==> flow/design.v <==
module read_reg (input wire clk,wrt, input wire [15:0] x,input wire [7:0] b, output wire [15:0] y);
    mux2 m1(x[0],b[0],wrt,y[0]);
    mux2 m2(x[1],b[1],wrt,y[1]);
    mux2 m3(x[2],b[2],wrt,y[2]);
    mux2 m4(x[3],b[3],wrt,y[3]);
    mux2 m5(x[4],b[4],wrt,y[4]);
    mux2 m6(x[5],b[5],wrt,y[5]);
    mux2 m7(x[6],b[6],wrt,y[6]);
    mux2 m8(x[7],b[7],wrt,y[7]);
    mux2 m9(x[8],1'b0,wrt,y[8]);
    mux2 m10(x[9],1'b0,wrt,y[9]);
    mux2 m11(x[10],1'b0,wrt,y[10]);
    mux2 m12(x[11],1'b0,wrt,y[11]);
    mux2 m13(x[12],1'b0,wrt,y[12]);
    mux2 m14(x[13],1'b0,wrt,y[13]);
    mux2 m15(x[14],1'b0,wrt,y[14]);
    mux2 m16(x[15],1'b0,wrt,y[15]);
endmodule
module write_reg(input wire clk,reset,cout, input wire [15:0] sum,output [15:0] out);
    dfrl d0(clk,reset,1'b1,sum[1],out[0]);
    dfrl d1(clk,reset,1'b1,sum[2],out[1]);
    dfrl d2(clk,reset,1'b1,sum[3],out[2]);
    dfrl d3(clk,reset,1'b1,sum[4],out[3]);
    dfrl d4(clk,reset,1'b1,sum[5],out[4]);
    dfrl d5(clk,reset,1'b1,sum[6],out[5]);
    dfrl d6(clk,reset,1'b1,sum[7],out[6]);
    dfrl d7(clk,reset,1'b1,sum[8],out[7]);
    dfrl d8(clk,reset,1'b1,sum[9],out[8]);
    dfrl d9(clk,reset,1'b1,sum[10],out[9]);
    dfrl d10(clk,reset,1'b1,sum[11],out[10]);
    dfrl d11(clk,reset,1'b1,sum[12],out[11]);
    dfrl d12(clk,reset,1'b1,sum[13],out[12]);
    dfrl d13(clk,reset,1'b1,sum[14],out[13]);
    dfrl d14(clk,reset,1'b1,sum[15],out[14]);
    dfrl d15(clk,reset,1'b1,cout,out[15]);
endmodule
module alu_slice(input wire[15:0] a,input wire[7:0] b1,output wire [15:0] out,output wire carry);
    assign out[0] = a[0];
    assign out[1] = a[1];
    assign out[2] = a[2];
    assign out[3] = a[3];
    assign out[4] = a[4];
    assign out[5] = a[5];
    assign out[6] = a[6];
    assign out[7] = a[7];
    wire [7:0]b;
    and2 a0(a[0],b1[0],b[0]);
    and2 a1(a[0],b1[1],b[1]);
    and2 a2(a[0],b1[2],b[2]);
    and2 a3(a[0],b1[3],b[3]);
    and2 a4(a[0],b1[4],b[4]);
    and2 a5(a[0],b1[5],b[5]);
    and2 a6(a[0],b1[6],b[6]);
    and2 a7(a[0],b1[7],b[7]);
    wire [6:0] c; 
    fa fa0(a[8],b[0],1'b0,out[8],c[0]);
    fa fa1(a[9],b[1],c[0],out[9],c[1]);
    fa fa2(a[10],b[2],c[1],out[10],c[2]);
    fa fa3(a[11],b[3],c[2],out[11],c[3]);
    fa fa4(a[12],b[4],c[3],out[12],c[4]);
    fa fa5(a[13],b[5],c[4],out[13],c[5]);
    fa fa6(a[14],b[6],c[5],out[14],c[6]);
    fa fa7(a[15],b[7],c[6],out[15],carry);
endmodule
module fa (input wire i0, i1, cin, output wire sum, cout);
   wire t0, t1, t2;
   xor3 _x0 (i0, i1, cin, sum);
   and2 _a0 (i0, i1, t0);
   and2 _a1 (i1, cin, t1);
   and2 _a2 (cin, i0, t2);
   or3 _o0 (t0, t1, t2, cout);
endmodule
module reg_file(input wire clk,reset,wrt,cout,input wire [7:0]b,input wire[15:0] sum,output wire [15:0] prod);
    wire [15:0] r0;
    read_reg re1(clk,wrt,r0,b,prod);
    write_reg w1(clk,reset,cout,sum,r0);
endmodule
module seq_mul (input wire clk,wrt,reset, input wire [7:0] mul,b,output wire [15:0] prod);
    wire [15:0]sum;
    wire carry;
    alu_slice a1(prod,mul,sum,carry);
    reg_file rf1(clk,reset,wrt,carry,b,sum,prod);
endmodule
module invert (input wire i, output wire o);
   assign o = !i;
endmodule
module and2 (input wire i0, i1, output wire o);
  assign o = i0 & i1;
endmodule
module or2 (input wire i0, i1, output wire o);
  assign o = i0 | i1;
endmodule
module xor2 (input wire i0, i1, output wire o);
  assign o = i0 ^ i1;
endmodule
module nand2 (input wire i0, i1, output wire o);
   wire t;
   and2 and2_0 (i0, i1, t);
   invert invert_0 (t, o);
endmodule
module nor2 (input wire i0, i1, output wire o);
   wire t;
   or2 or2_0 (i0, i1, t);
   invert invert_0 (t, o);
endmodule
module xnor2 (input wire i0, i1, output wire o);
   wire t;
   xor2 xor2_0 (i0, i1, t);
   invert invert_0 (t, o);
endmodule
module and3 (input wire i0, i1, i2, output wire o);
   wire t;
   and2 and2_0 (i0, i1, t);
   and2 and2_1 (i2, t, o);
endmodule
module or3 (input wire i0, i1, i2, output wire o);
   wire t;
   or2 or2_0 (i0, i1, t);
   or2 or2_1 (i2, t, o);
endmodule
module nor3 (input wire i0, i1, i2, output wire o);
   wire t;
   or2 or2_0 (i0, i1, t);
   nor2 nor2_0 (i2, t, o);
endmodule
module nand3 (input wire i0, i1, i2, output wire o);
   wire t;
   and2 and2_0 (i0, i1, t);
   nand2 nand2_1 (i2, t, o);
endmodule
module xor3 (input wire i0, i1, i2, output wire o);
   wire t;
   xor2 xor2_0 (i0, i1, t);
   xor2 xor2_1 (i2, t, o);
endmodule
module xnor3 (input wire i0, i1, i2, output wire o);
   wire t;
   xor2 xor2_0 (i0, i1, t);
   xnor2 xnor2_0 (i2, t, o);
endmodule
module mux2 (input wire i0, i1, j, output wire o);
  assign o = (j==0)?i0:i1;
endmodule
module mux4 (input wire [0:3] i, input wire j1, j0, output wire o);
  wire  t0, t1;
  mux2 mux2_0 (i[0], i[1], j0, t0);
  mux2 mux2_1 (i[2], i[3], j0, t1);
  mux2 mux2_2 (t0, t1, j1, o);
endmodule
module mux8 (input wire [0:7] i, input wire j2, j1, j0, output wire o);
  wire  t0, t1;
  mux4 mux4_0 (i[0:3], j1, j0, t0);
  mux4 mux4_1 (i[4:7], j1, j0, t1);
  mux2 mux2_0 (t0, t1, j2, o);
endmodule
module demux2 (input wire i, j, output wire o0, o1);
  assign o0 = (j==0)?i:1'b0;
  assign o1 = (j==1)?i:1'b0;
endmodule
module demux4 (input wire i, j1, j0, output wire [0:3] o);
  wire  t0, t1;
  demux2 demux2_0 (i, j1, t0, t1);
  demux2 demux2_1 (t0, j0, o[0], o[1]);
  demux2 demux2_2 (t1, j0, o[2], o[3]);
endmodule
module demux8 (input wire i, j2, j1, j0, output wire [0:7] o);
  wire  t0, t1;
  demux2 demux2_0 (i, j2, t0, t1);
  demux4 demux4_0 (t0, j1, j0, o[0:3]);
  demux4 demux4_1 (t1, j1, j0, o[4:7]);
endmodule
module df (input wire clk, in, output wire out);
  reg df_out;
  always@(posedge clk) df_out <= in;
  assign out = df_out;
endmodule
module dfr (input wire clk, reset, in, output wire out);
  wire reset_, df_in;
  invert invert_0 (reset, reset_);
  and2 and2_0 (in, reset_, df_in);
  df df_0 (clk, df_in, out);
endmodule
module dfrl (input wire clk, reset, load, in, output wire out);
  wire _in;
  mux2 mux2_0(out, in, load, _in);
  dfr dfr_1(clk, reset, _in, out);
endmodule
[Tool chain data of seq_mul]
The steps from the RTL of seq_mul to its reports follow in flow order.
Lines are those of the file above, counted from 1.
Cell names lack the library's common part.
The mark n/a stands for no value.
Set-up
  design top: seq_mul
  clock port: clk
  standard-cell library: sky130hd
  timing corner: tt_025C_1v80

[Word-level counts]
Yosys after proc, flatten, opt, wreduce and memory -nomap, before mapping. Enables and synchronous resets that opt folds into registers are not counted as muxes. Memory bits, and registers merged into a memory's read port (data or address), are not among the register bits. Print and check cells are not counted. Equal cells are merged and count once.
Bit counts
  elaborated cells: 108
  register bits after elaboration: 16
  input bits: 19
Cells by class
  mux-type cells: 16
  reductions and logical operators: 1
  bitwise operators: 75
Operators by type and width (number)
  bitwise AND 1 bit: 46
  two-way mux 1 bit: 16
  bitwise XOR 1 bit: 15
  OR 1 bit: 14
  zero test 1 bit: 1

[Logic depth]
Yosys ltp: most cells in a row. Word level: on the elaborated netlist, between registers, memories and ports. Mapped: between sequential cells and ports; inverters and the memories' decode and read muxes count.
Logic depth
  word-level depth: 25
  ABC_AREA: 1
  mapped depth: 16
  mapped depth without buffers: 16

[Mapped cells and area]
The flow's flattened synthesis, as Yosys stat reports it; memories are mapped. The netlist is that of the ABC_AREA named above (0 if unset); the other value can give another one.
Cells by type
  dfxtp_1: number 16, total area 320.307 um^2
  inv_1: number 43, total area 161.405 um^2
  fa_1: number 7, total area 140.134 um^2
  buf_4: number 16, total area 120.115 um^2
  nand2_1: number 27, total area 101.347 um^2
  nor2_1: number 24, total area 90.086 um^2
  nand3_1: number 4, total area 20.019 um^2
  ha_1: number 1, total area 12.512 um^2
  buf_6: number 1, total area 11.261 um^2
  buf_2: number 2, total area 10.01 um^2
  nand2_2: number 1, total area 6.256 um^2
  clkbuf_2: number 1, total area 5.005 um^2
  inv_2: number 1, total area 3.754 um^2
Synthesis totals
  flip-flop cells: 16
  chip area (Yosys): 0.0010022 mm^2
  cells in the netlist: 144
  buffers: 20

[Path before layout]
Path of least setup slack by OpenSTA after synthesis, without wires, with an ideal clock, recovery checks aside; 20% of the period is set as input and as output delay. Where synthesis merged equal registers, the netlist keeps one of their names.
Timing path after synthesis
  kind: in2reg
  start point: in wrt
  end point: reg rf1.w1.d14.dfr_1.df_0.df_out
  required time: 5.215 ns
  time at the first pin: 1.066 ns
  arrival time: 4.143 ns
  path slack: 1.072 ns
  stages: 16
  path delay: 3.192 ns
  clock period: 5.33 ns
  synthesis period reached: 4.258 ns
"path delay" = arrival - input delay + setup time.
"stages" counts driving pins, that of a launching flip-flop among them; a cell with two outputs on the path counts twice.
"synthesis period reached" = period - worst setup slack (recovery checks aside). The figure is calculated, with input and output delays left at 20% of the set period.
Between the ends stands the longest chain of elaborated cells between them, by number of cells; it is not shown to be the way that was timed. Of several equally long chains one is given.
A line is the first line of the expression or statement that the cell stems from. Yosys adds cells for indexed reads and writes and turns some case tables into memories.
Between the ends, after synthesis
  cell sequence: inv_2 > nand2_1 > nand2_2 > nor2_1 > ha_1 > fa_1 > inv_1 > fa_1 > fa_1 > fa_1 > fa_1 > inv_1 > fa_1 > fa_1 > inv_1 > nor2_1
  length of the longest elaborated chain: 23
  elaborated cells on any way between the ends: 51
  those cells by class: mux (9); logic (42)
Ends and longest elaborated chain, after synthesis
  start: declaration: line 78  | module seq_mul (input wire clk,wrt,reset, input wire [7:0] mul,b,output wire [15:0] prod);
  two-way mux 1 bit: line 142  | assign o = (j==0)?i0:i1;
  bitwise AND 1 bit (3 in a row): line 88  | assign o = i0 & i1;
  OR 1 bit (2 in a row): line 91  | assign o = i0 | i1;
  bitwise AND 1 bit: line 88
  OR 1 bit (2 in a row): line 91
  bitwise AND 1 bit: line 88
  OR 1 bit (2 in a row): line 91
  bitwise AND 1 bit: line 88
  OR 1 bit (2 in a row): line 91
  bitwise AND 1 bit: line 88
  OR 1 bit (2 in a row): line 91
  bitwise AND 1 bit: line 88
  OR 1 bit (2 in a row): line 91
  bitwise XOR 1 bit: line 94  | assign o = i0 ^ i1;
  bitwise AND 1 bit: line 88
  end: assignment: line 174  | always@(posedge clk) df_out <= in;
  end: declaration: line 173  | reg df_out;

[Timing after layout]
From the final timing report of stored run 2: the path of least setup slack in the routed layout; clock arrival at registers is part of the times.
Timing path after layout
  kind: in2reg
  start point: in b[0]
  end point: reg rf1.w1.d14.dfr_1.df_0.df_out
  required time: 4.81 ns
  path slack: 0.10 ns
  time at the first pin: 0.93 ns
  stages: 17
  arrival time: 4.72 ns
  clock period: 4.65 ns
Between the ends stands the longest chain of elaborated cells between them, by number of cells; it is not shown to be the way that was timed. Of several equally long chains one is given.
Between the ends, after layout
  cell sequence: clkdlybuf4s50_1 > inv_1 > nand2_1 > nand2_2 > nor2_2 > ha_2 > fa_1 > inv_1 > fa_2 > fa_2 > fa_2 > fa_1 > inv_1 > fa_2 > fa_1 > inv_1 > nor2_1
  length of the longest elaborated chain: 23
  elaborated cells on any way between the ends: 43
  those cells by class: mux (1); logic (42)
Ends and longest elaborated chain, after layout
  start: declaration: line 78  | module seq_mul (input wire clk,wrt,reset, input wire [7:0] mul,b,output wire [15:0] prod);
  two-way mux 1 bit: line 142  | assign o = (j==0)?i0:i1;
  bitwise AND 1 bit (3 in a row): line 88  | assign o = i0 & i1;
  OR 1 bit (2 in a row): line 91  | assign o = i0 | i1;
  bitwise AND 1 bit: line 88
  OR 1 bit (2 in a row): line 91
  bitwise AND 1 bit: line 88
  OR 1 bit (2 in a row): line 91
  bitwise AND 1 bit: line 88
  OR 1 bit (2 in a row): line 91
  bitwise AND 1 bit: line 88
  OR 1 bit (2 in a row): line 91
  bitwise AND 1 bit: line 88
  OR 1 bit (2 in a row): line 91
  bitwise XOR 1 bit: line 94  | assign o = i0 ^ i1;
  bitwise AND 1 bit: line 88
  end: assignment: line 174  | always@(posedge clk) df_out <= in;
  end: declaration: line 173  | reg df_out;

--- measured runs ---
Measured data: module seq_mul, platform sky130hd, 2 stored runs of the flow under differing settings, order arbitrary. Input and output delays are each 20% of the period that was set; the output load is 0.01 pF.
"achieved clock period" = clock period - worst setup slack. The figure is calculated, with input and output delays left at 20% of the set period.
By "worst setup path time" is meant the share of the clock period that the worst setup path is allowed (20% is reserved at inputs, 20% at outputs), minus its slack. Clock arrival times at its registers enter into it.
[stored run 1] settings: period_ns=4.27, CORE_UTILIZATION=56, PLACE_DENSITY=0.59, CORE_MARGIN=6, CELL_PAD_IN_SITES_GLOBAL_PLACEMENT=2, CELL_PAD_IN_SITES_DETAIL_PLACEMENT=0, ABC_AREA=0, CAP_MARGIN=20, SLEW_MARGIN=20
[stored run 1] result: did not finish, placement stopped with GPL-0301
[stored run 2] settings: period_ns=4.65, CORE_UTILIZATION=39, CORE_ASPECT_RATIO=1.49, CELL_PAD_IN_SITES_GLOBAL_PLACEMENT=2, CELL_PAD_IN_SITES_DETAIL_PLACEMENT=2, ABC_AREA=1, CTS_CLUSTER_DIAMETER=346, CAP_MARGIN=40, SLEW_MARGIN=25, CORE_MARGIN=2
[stored run 2] result: chip area after synthesis (Yosys) 0.0010022 mm^2, die area 0.0029995 mm^2, standard-cell area of the final layout 0.0013388 mm^2, utilization 54.6%, worst setup slack after layout 0.098 ns, total negative slack 0.000 ns, worst hold slack 0.583 ns, achieved clock period 4.552 ns, worst setup path time 3.62 ns, worst setup path kind in2reg
--- end ---
